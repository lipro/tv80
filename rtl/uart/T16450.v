==> flow/design.v <==
module T16450 
  (
   input reset_n,
   input clk,
   input rclk,
   input cs_n,
   input rd_n,
   input wr_n,
   input [2:0] addr,    
   input [7:0] wr_data,
   output reg [7:0] rd_data,    
   input sin,
   input cts_n,
   input dsr_n,
   input ri_n,
   input dcd_n, 
   output reg sout,
   output reg rts_n,
   output reg dtr_n,
   output reg out1_n,
   output reg out2_n,
   output reg baudout,
   output reg intr
   );
  reg [7:0] RBR;         
  reg [7:0] THR;         
  reg [7:0] IER;         
  reg [7:0] IIR;         
  reg [7:0] LCR;         
  reg [7:0] MCR;         
  reg [7:0] LSR;         
  reg [7:0] MSR;         
  reg [7:0] SCR;         
  reg [7:0] DLL;         
  reg [7:0] DLM;         
  reg [7:0] DM0;
  reg [7:0] DM1;
  reg [3:0] MSR_In;
  reg [3:0] Bit_Phase;
  reg [3:0] Brk_Cnt;
  reg       RX_Filtered;
  reg [7:0] RX_ShiftReg;
  reg [3:0] RX_Bit_Cnt;
  reg       RX_Parity;
  reg       RXD;
  reg       TX_Tick;
  reg [7:0] TX_ShiftReg;
  reg [3:0] TX_Bit_Cnt;
  reg       TX_Parity;
  reg       TX_Next_Is_Stop;
  reg       TX_Stop_Bit;
  reg       TXD;
  always @*
    begin
      dtr_n = MCR[4] || ~ MCR[0];
      rts_n = MCR[4] || ~ MCR[1];
      out1_n = MCR[4] || ~ MCR[2];
      out2_n = MCR[4] || ~ MCR[3];
      sout = MCR[4] || (TXD && ~ LCR[6]);
      if (!MCR[4]) RXD = sin;
      else RXD = (TXD && !LCR[6]);
      intr = ~IIR[0];
      if (LCR[7])
        begin
          DM0 = DLL;
          DM1 = DLM;
        end
      else
        begin
          DM0 = RBR;
          DM1 = IER;
        end
      case (addr)
        3'h0 : rd_data = DM0;
        3'h1 : rd_data = DM1;
        3'h2 : rd_data = IIR;
        3'h3 : rd_data = LCR;
        3'h4 : rd_data = MCR;
        3'h5 : rd_data = LSR;
        3'h6 : rd_data = MSR;
        default : rd_data = SCR;
      endcase
    end
  always @ (posedge clk)
    begin
      if (!reset_n) 
        begin
          THR <= #1 8'b00000000;
          IER <= #1 8'b00000000;
          LCR <= #1 8'b00000000;
          MCR <= #1 8'b00000000;
          MSR[3:0] <= #1 4'b0000;
          SCR <= #1 8'b00000000;
          DLL <= #1 8'b00000000;
          DLM <= #1 8'b00000000;
        end 
      else 
        begin
          if (!wr_n && !cs_n ) 
            begin
              case (addr)
                3'b000  :
                  begin
                    if (LCR[7]) 
                      DLL <= #1 wr_data;
                    else 
                      THR <= #1 wr_data;
                  end 
                3'b001  :
                  begin
                    if (LCR[7]) 
                      DLM <= #1 wr_data;
                    else
                      IER[3:0] <= #1 wr_data[3:0];
                  end
                3'b011  : LCR <= #1 wr_data;
                3'b100  : MCR <= #1 wr_data;
                3'b111  : SCR <= #1 wr_data;
                default : ;
              endcase
            end
          if (!rd_n && !cs_n && (addr == 3'b110)) 
            MSR[3:0] <= #1 4'b0000;
          if (MSR[4] != MSR_In[0])
            MSR[0] <= #1 1'b1;
          if (MSR[5] != MSR_In[1])
            MSR[1] <= #1 1'b1;
          if (!MSR[6] && MSR_In[2])
            MSR[2] <= #1 1'b1;
          if (MSR[7] != MSR_In[3])
            MSR[3] <= #1 1'b1;
        end
    end 
  always @ (posedge clk)
    begin
      if (!MCR[4]) 
        begin
          MSR[4] <= #1 MSR_In[0];
          MSR[5] <= #1 MSR_In[1];
          MSR[6] <= #1 MSR_In[2];
          MSR[7] <= #1 MSR_In[3];
        end 
      else 
        begin
          MSR[4] <= #1 MCR[1];
          MSR[5] <= #1 MCR[0];
          MSR[6] <= #1 MCR[2];
          MSR[7] <= #1 MCR[3];
        end
      MSR_In[0] <= #1 cts_n;
      MSR_In[1] <= #1 dsr_n;
      MSR_In[2] <= #1 ri_n;
      MSR_In[3] <= #1 dcd_n;
    end
  always @*
    begin
      IIR[7:3] <= #1 5'b00000;
      if (IER[2] && (LSR[4:1] != 4'b0000))
        IIR[2:0] <= #1 3'b110;
      else if (IER[0] && LSR[0])
        IIR[2:0] <= #1 3'b100;
      else if (IER[1] && LSR[5])
        IIR[2:0] <= #1 3'b010;
      else if (IER[3] && ((!MCR[4] && (MSR[3:0] != 0)) || (MCR[4] && (MCR[3:0] != 0))))
        IIR[2:0] <= #1 3'b000;
      else
        IIR[2:0] <= #1 3'b001;
    end
  always @ (posedge clk)
    begin : clk_gen
      reg [15:0] Baud_Cnt;
      if (!reset_n)
        begin
          Baud_Cnt = 16'b0000000000000000;
          baudout <= #1 1'b0;
        end 
      else 
        begin
          if ((Baud_Cnt[15:1] == 15'h0) || 
              (!wr_n && !cs_n && (addr[2:1] == 2'b00) && LCR[7]) ) 
            begin
              Baud_Cnt[15:8] = DLM;
              Baud_Cnt[7:0] = DLL;
              baudout <= #1 1'b1;
            end 
          else 
            begin
              Baud_Cnt = Baud_Cnt - 1;
              baudout <= #1 1'b0;
            end
        end
    end
  always @ (posedge clk)
    begin : input_filter
      reg [1:0] Samples;
      if (!reset_n)
        begin
          Samples = 2'b11;
          RX_Filtered <= #1 1'b1;
        end 
      else 
        begin
          if (rclk) 
            begin
              Samples[1] = Samples[0];
              Samples[0] = RXD;
            end
          if (Samples == 2'b00) 
            begin
              RX_Filtered <= #1 1'b0;
            end
          if (Samples == 2'b11) 
            begin
              RX_Filtered <= #1 1'b1;
            end
        end
    end
  always @ (posedge clk)
    begin
      if (!reset_n) 
        begin
          RBR <= #1 8'b00000000;
          LSR[4:0] <= #1 5'b00000;
          Bit_Phase <= #1 4'b0000;
          Brk_Cnt <= #1 4'b0000;
          RX_ShiftReg[7:0] <= #1 8'b00000000;
          RX_Bit_Cnt <= #1 0;
          RX_Parity <= #1 1'b0;
        end 
      else 
        begin
          if (addr == 3'b000 && !LCR[7] && !rd_n && !cs_n ) 
            begin
              LSR[0] <= #1 1'b0;    
            end
          if (addr == 3'b101 && !rd_n && !cs_n ) 
            begin
              LSR[4] <= #1 1'b0;    
              LSR[3] <= #1 1'b0;    
              LSR[2] <= #1 1'b0;    
              LSR[1] <= #1 1'b0;    
            end
          if (rclk) 
            begin
              if (!RX_Bit_Cnt && (RX_Filtered || (Bit_Phase == 4'b0111)))
                begin
                  Bit_Phase <= #1 4'b0000;
                end 
              else 
                begin
                  Bit_Phase <= #1 Bit_Phase + 1;
                end
              if (Bit_Phase == 4'b1111 ) 
                begin
                  if (RX_Filtered)
                    begin
                      Brk_Cnt <= #1 4'b0000;
                    end 
                  else 
                    begin
                      Brk_Cnt <= #1 Brk_Cnt + 1;
                    end
                  if (Brk_Cnt == 4'b1100) 
                    begin
                      LSR[4] <= #1 1'b1;      
                    end
                end
              if (!RX_Bit_Cnt ) 
                begin
                  if (Bit_Phase == 4'b0111) 
                    begin
                      RX_Bit_Cnt <= #1 RX_Bit_Cnt + 1;
                      RX_Parity <= #1 ! LCR[4];     
                    end
                end 
              else if (Bit_Phase == 4'b1111) 
                begin
                  RX_Bit_Cnt <= #1 RX_Bit_Cnt + 1;
                  if (RX_Bit_Cnt == 10 ) 
                    begin  
                      RX_Bit_Cnt <= #1 0;
                      LSR[0] <= #1 1'b1;  
                      LSR[3] <= #1 ~RX_Filtered;  
                    end 
                  else if ((RX_Bit_Cnt == 9 && LCR[1:0] == 2'b11) ||
                           (RX_Bit_Cnt == 8 && LCR[1:0] == 2'b10) ||
                           (RX_Bit_Cnt == 7 && LCR[1:0] == 2'b01) ||
                           (RX_Bit_Cnt == 6 && LCR[1:0] == 2'b00) ) 
                    begin  
                      RX_Bit_Cnt <= #1 0;
                      if (LCR[3]) 
                        begin    
                          RX_Bit_Cnt <= #1 10;
                          if (LCR[5]) 
                            begin        
                              if (RX_Filtered == LCR[4]) 
                                begin
                                  LSR[2] <= #1 1'b1;
                                end
                            end 
                          else
                            begin
                              if (RX_Filtered != RX_Parity) 
                                begin
                                  LSR[2] <= #1 1'b1;
                                end
                            end
                        end 
                      else 
                        begin
                          LSR[0] <= #1 1'b1;  
                          LSR[3] <= #1 ~RX_Filtered;  
                        end
                      RBR <= #1 RX_ShiftReg[7:0];
                      LSR[1] <= #1 LSR[0];
                      if (addr == 3'b101 && !rd_n && !cs_n ) 
                        begin
                          LSR[1] <= #1 1'b0;
                        end
                    end 
                  else 
                    begin
                      RX_ShiftReg[6:0] <= #1 RX_ShiftReg[7:1];
                      RX_ShiftReg[7] <= #1 RX_Filtered;
                      if (LCR[1:0] == 2'b10) 
                        begin
                          RX_ShiftReg[7] <= #1 1'b0;
                          RX_ShiftReg[6] <= #1 RX_Filtered;
                        end
                      if (LCR[1:0] == 2'b01) 
                        begin
                          RX_ShiftReg[7] <= #1 1'b0;
                          RX_ShiftReg[6] <= #1 1'b0;
                          RX_ShiftReg[5] <= #1 RX_Filtered;
                        end
                      if (LCR[1:0] == 2'b00) 
                        begin
                          RX_ShiftReg[7] <= #1 1'b0;
                          RX_ShiftReg[6] <= #1 1'b0;
                          RX_ShiftReg[5] <= #1 1'b0;
                          RX_ShiftReg[4] <= #1 RX_Filtered;
                        end
                      RX_Parity <= #1 RX_Filtered ^ RX_Parity;
                    end
                end
            end
        end
    end
  always @ (posedge clk)
    begin : bit_tick
      reg [4:0] TX_Cnt;
      if (!reset_n) 
        begin
          TX_Cnt = 5'b00000;
          TX_Tick <= #1 1'b0;
        end 
      else 
        begin
          TX_Tick <= #1 1'b0;
          if (rclk) 
            begin
              TX_Cnt = TX_Cnt + 1;
              if (LCR[2] && TX_Stop_Bit) 
                begin
                  if (LCR[1:0] == 2'b00) 
                    begin
                      if (TX_Cnt == 5'b10111) 
                        begin
                          TX_Tick <= #1 1'b1;
                          TX_Cnt[3:0] = 4'b0000;
                        end
                    end 
                  else 
                    begin
                      if (TX_Cnt == 5'b11111) 
                        begin
                          TX_Tick <= #1 1'b1;
                          TX_Cnt[3:0] = 4'b0000;
                        end
                    end
                end 
              else 
                begin
                  TX_Cnt[4] = 1'b1;
                  if (TX_Cnt[3:0] == 4'b1111) 
                    begin
                      TX_Tick <= #1 1'b1;
                    end
                end
            end
        end
    end
  always @ (posedge clk)
    begin
      if (!reset_n) 
        begin
          LSR[7:5] <= #1 3'b011;
          TX_Bit_Cnt <= #1 0;
          TX_ShiftReg <= #1 0;
          TXD <= #1 1'b1;
          TX_Parity <= #1 1'b0;
          TX_Next_Is_Stop <= #1 1'b0;
          TX_Stop_Bit <= #1 1'b0;
        end 
      else 
        begin
          if (TX_Tick == 1'b1) 
            begin
              TX_Next_Is_Stop <= #1 1'b0;
              TX_Stop_Bit <= #1 TX_Next_Is_Stop;
              case (TX_Bit_Cnt)
                0  :
                  begin
                    if (!LSR[5]) 
                      begin      
                        TX_Bit_Cnt <= #1 1;
                      end
                    TXD <= #1 1'b1;
                  end
                1  :  
                  begin
                    TX_ShiftReg[7:0] <= #1 THR;
                    LSR[5] <= #1 1'b1;      
                    TXD <= #1 1'b0;
                    TX_Parity <= #1 ~LCR[4];        
                    TX_Bit_Cnt <= #1 TX_Bit_Cnt + 1;
                  end
                10  :  
                  begin
                    TXD <= #1 TX_Parity;
                    if (LCR[5] == 1'b1 ) 
                      begin   
                        TXD <= #1 ~LCR[4];
                      end
                    TX_Bit_Cnt <= #1 0;
                    TX_Next_Is_Stop <= #1 1'b1;
                  end
                default :
                  begin
                    TX_Bit_Cnt <= #1 TX_Bit_Cnt + 1;
                    if ((TX_Bit_Cnt == 9 && LCR[1:0] == 2'b11) ||
                        (TX_Bit_Cnt == 8 && LCR[1:0] == 2'b10) ||
                        (TX_Bit_Cnt == 7 && LCR[1:0] == 2'b01) ||
                        (TX_Bit_Cnt == 6 && LCR[1:0] == 2'b00) ) 
                      begin
                        TX_Bit_Cnt <= #1 0;
                        if (LCR[3] == 1'b1 ) 
                          begin  
                            TX_Bit_Cnt <= #1 10;
                          end 
                        else 
                          begin
                            TX_Next_Is_Stop <= #1 1'b1;
                          end
                        LSR[6] <= #1 1'b1;  
                      end
                    TXD <= #1 TX_ShiftReg[0];
                    TX_ShiftReg[6:0] <= #1 TX_ShiftReg[7:1];
                    TX_Parity <= #1 TX_ShiftReg[0] ^ TX_Parity;
                  end
              endcase
            end
          if (!wr_n && !cs_n && addr == 3'b000 && !LCR[7] ) 
            begin
              LSR[5] <= #1 1'b0;    
              LSR[6] <= #1 1'b0;    
            end
        end
    end
endmodule
From RTL to reports: T16450

Tool output for the design above, in the order of the flow.
Line numbers count from 1 in the design file above.
Operators: Yosys type, input widths -> output width; for muxes data width and select width s.
A cell with n/a has no value.

Top module: T16450
Clock input: clk
Library: sky130hd
Library corner: tt_025C_1v80

Word-level counts

Yosys after proc, flatten, opt, wreduce and memory -nomap, before mapping. Memory bits, and registers merged into a memory's read port (data or address), are not among the register bits. Print and check cells are not counted. Equal cells are merged and count once.

Input bits: 22
Bits in registers: 142
Output and inout bits: 15

$add $sub $neg: 6
Mux-type cells: 108
Equality and inequality tests: 38
Reduce/logical cells: 93
Bitwise gates (word level): 16

Operators by type and width:

| kind                  | number |
| $mux 1                | 81 |
| $pmux 8 s7            | 1 |
| $mux 4                | 14 |
| $eq 4x4->1 const B    | 9 |
| $mux 8                | 4 |
| $logic_and 1x1->1     | 31 |
| $eq 4x3->1 const B    | 5 |
| $reduce_and 2->1      | 9 |
| $reduce_and 3->1      | 6 |
| $sub 16x1->16 const B | 1 |
| $reduce_bool 2->1     | 8 |
| $add 4x1->4 const B   | 4 |
| $logic_not 15->1      | 1 |
| $reduce_and 5->1      | 3 |
| $logic_or 1x1->1      | 14 |
| $not 1->1             | 14 |
| $pmux 7 s2            | 1 |
| $eq 3x3->1 const B    | 4 |
| $reduce_bool 4->1     | 3 |
| $pmux 4 s3            | 1 |
| $eq 5x5->1 const B    | 2 |
| $logic_not 1->1       | 8 |
| $logic_not 4->1       | 2 |
| $eq 2x2->1 const B    | 3 |
| $ne 2x2->1 const B    | 3 |
| $logic_not 2->1       | 3 |
| $reduce_or 2->1       | 3 |
| $eq 3x2->1 const B    | 2 |

Other operator kinds: 14; their cells: 21.

Logic depth

Yosys ltp: most cells in a row. Word level: on the elaborated netlist, between registers, memories and ports. Mapped: between sequential cells and ports; inverters and the memories' decode and read muxes count.

Depth in word-level cells: 12
ABC_AREA: 1
Gate-level depth with buffers: 12
Depth with buffers taken out: 11

Netlist

The flow's flattened synthesis, as Yosys stat reports it; memories are mapped. The netlist is that of the ABC_AREA named above (0 if unset); the other value can give another one.

Buffer cells: 33
Flip-flop cells: 142
Cell area after synthesis: 6994.2 um^2
Mapped cells: 1004

Cells by type:

| cell                      | number |
| sky130_fd_sc_hd__dfxtp_1  | 142 |
| sky130_fd_sc_hd__nand2_1  | 186 |
| sky130_fd_sc_hd__nor2_1   | 159 |
| sky130_fd_sc_hd__o21ai_0  | 118 |
| sky130_fd_sc_hd__a21oi_1  | 75 |
| sky130_fd_sc_hd__inv_1    | 95 |
| sky130_fd_sc_hd__nand3_1  | 49 |
| sky130_fd_sc_hd__ha_1     | 14 |
| sky130_fd_sc_hd__nor2_4   | 10 |
| sky130_fd_sc_hd__xor2_1   | 11 |
| sky130_fd_sc_hd__nand4_1  | 12 |
| sky130_fd_sc_hd__buf_6    | 6 |
| sky130_fd_sc_hd__inv_2    | 17 |
| sky130_fd_sc_hd__clkbuf_1 | 15 |
| sky130_fd_sc_hd__nand2_2  | 9 |
| sky130_fd_sc_hd__nor3_1   | 11 |
| sky130_fd_sc_hd__xnor2_1  | 6 |
| sky130_fd_sc_hd__nand2_4  | 4 |

Other cell types: 23; their cells: 65.

Timing after synthesis

OpenSTA on the mapped netlist: ideal clock, no wires. The path of least setup slack (recovery checks aside). Input and output delay are each 20% of the period. Register names are those of the netlist, which keeps one name where synthesis merged equal registers.

Path type: input -> output
From: input port addr[2]
To: output port rd_data[0]
Delay of the path: 803 ps
External input delay: 400 ps
Output delay: 400 ps
Period: 2000 ps
Launch time at the first pin: 400 ps
Arrival: 1203 ps
Setup slack: 397 ps
Stages: 10
Path buffers: 1
Synthesis period reached: 1603 ps

"delay of the path" is the arrival time less input delay plus setup time.
A path that ends at an output port has no setup time.
"stages" counts driving pins, that of a launching flip-flop among them; a cell with two outputs on the path counts twice.
"synthesis period reached" = period - worst setup slack (recovery checks aside). The figure is calculated, with input and output delays left at 20% of the set period.
Between the ends stands the longest chain of elaborated cells between them, by number of cells; it is not shown to be the way that was timed. Of several equally long chains one is given.
A line is the first line of the expression or statement that the cell stems from. Yosys adds cells for indexed reads and writes and turns some case tables into memories.

Cells stage by stage: sky130_fd_sc_hd__nor2_2 > sky130_fd_sc_hd__nand2_1 > sky130_fd_sc_hd__inv_2 > sky130_fd_sc_hd__buf_6 > sky130_fd_sc_hd__nand2_1 > sky130_fd_sc_hd__nand2_1 > sky130_fd_sc_hd__nand2_1 > sky130_fd_sc_hd__nand2_1 > sky130_fd_sc_hd__nor2_1 > sky130_fd_sc_hd__a21oi_1
Length of the longest elaborated chain: 2

Ends and longest elaborated chain, after synthesis:

| item        | line | RTL |
| from (decl) | 9    | `input [2:0] addr,` |
| $eq 3x3->1  | 73   | `case (addr)` |
| $pmux 8 s7  | 73   |  |
| to (decl)   | 11   | `output reg [7:0] rd_data,` |

Worst path after layout

Path of least setup slack in the final report of job 1 (OpenROAD, finished layout, wires in). Where an end is a register, its clock arrival counts in the times.
The path's times are printed in steps of 10 ps; the period is the one set.

Path type: input -> output
From: input port addr[1]
To: output port rd_data[0]
Launch time at the first pin: 780 ps
Period: 3900 ps
Output delay: 780 ps
Stages: 11
Path buffers: 2
Setup slack: 310 ps
Arrival: 2810 ps
External input delay: 780 ps

Between the ends stands the longest chain of elaborated cells between them, by number of cells; it is not shown to be the way that was timed. Of several equally long chains one is given.

Cells stage by stage: sky130_fd_sc_hd__dlygate4sd2_1 > sky130_fd_sc_hd__nor2_2 > sky130_fd_sc_hd__nand2_1 > sky130_fd_sc_hd__inv_4 > sky130_fd_sc_hd__nand2_1 > sky130_fd_sc_hd__nand2_1 > sky130_fd_sc_hd__nand2_1 > sky130_fd_sc_hd__nand2_1 > sky130_fd_sc_hd__nor2_1 > sky130_fd_sc_hd__a21oi_1 > sky130_fd_sc_hd__clkdlybuf4s50_1
Length of the longest elaborated chain: 2

Ends and longest elaborated chain, after layout:

| item        | line | RTL |
| from (decl) | 9    | `input [2:0] addr,` |
| $eq 3x3->1  | 73   | `case (addr)` |
| $pmux 8 s7  | 73   |  |
| to (decl)   | 11   | `output reg [7:0] rd_data,` |

==> results <==
Measured results for T16450: 2 stored runs of the Yosys and OpenROAD flow on sky130hd. The settings differ; the order carries no meaning. The constraints put input and output delay at 20% of the set period each and load the outputs with 0.01 pF.
"clock period reached" is the run's clock period less its worst setup slack. It is reckoned from that one timing run; input and output delays stay at 20% of the period that was set.
"worst path time" is the time allowed to the run's worst setup path (the clock period less input and output delay, where it has them) less its slack. Clock arrival times count: a late capture clock shortens it, a late launch clock lengthens it.
"total power after layout": no workload was simulated; the value follows from the tool's default switching activity.
"worst path time" is given in steps of 10 ps.
A setting shown as -- is not set for that run.

| setting or result                             | job 1           | job 2           |
| period_ns                                     | 3.9             | 2.32            |
| CORE_UTILIZATION                              | 39              | 38              |
| SETUP_SLACK_MARGIN                            | 0.25            | -0.12           |
| PLACE_DENSITY_LB_ADDON                        | 0.15            | --              |
| CORE_MARGIN                                   | 9               | 2               |
| CELL_PAD_IN_SITES_DETAIL_PLACEMENT            | 2               | --              |
| TNS_END_PERCENT                               | 75              | 60              |
| ABC_AREA                                      | 1               | 1               |
| GPL_ROUTABILITY_DRIVEN                        | 1               | --              |
| CTS_CLUSTER_SIZE                              | 98              | --              |
| CTS_CLUSTER_DIAMETER                          | 237             | --              |
| MAX_ROUTING_LAYER                             | met5            | met5            |
| CAP_MARGIN                                    | 20              | 20              |
| SLEW_MARGIN                                   | 20              | 20              |
| CORE_ASPECT_RATIO                             | --              | 1.16            |
| total power after layout (W)                  | 0.004237        | 0.00705         |
| worst slack on setup checks (ps)              | 315             | -31             |
| die outline area (um^2)                       | 23078.2         | 19510.3         |
| synthesis area (um^2)                         | 6994.2          | 6994.2          |
| setup total negative slack (ps)               | 0               | -45             |
| standard-cell area of the final layout (um^2) | 8119.0          | 8448.1          |
| clock period reached (ps)                     | 3585            | 2351            |
| post-layout utilization (%)                   | 46.6            | 46.7            |
| lowest hold slack (ps)                        | 480             | 390             |
| worst path time (ps)                          | 2030            | 1420            |
| worst setup path kind                         | input -> output | input -> output |
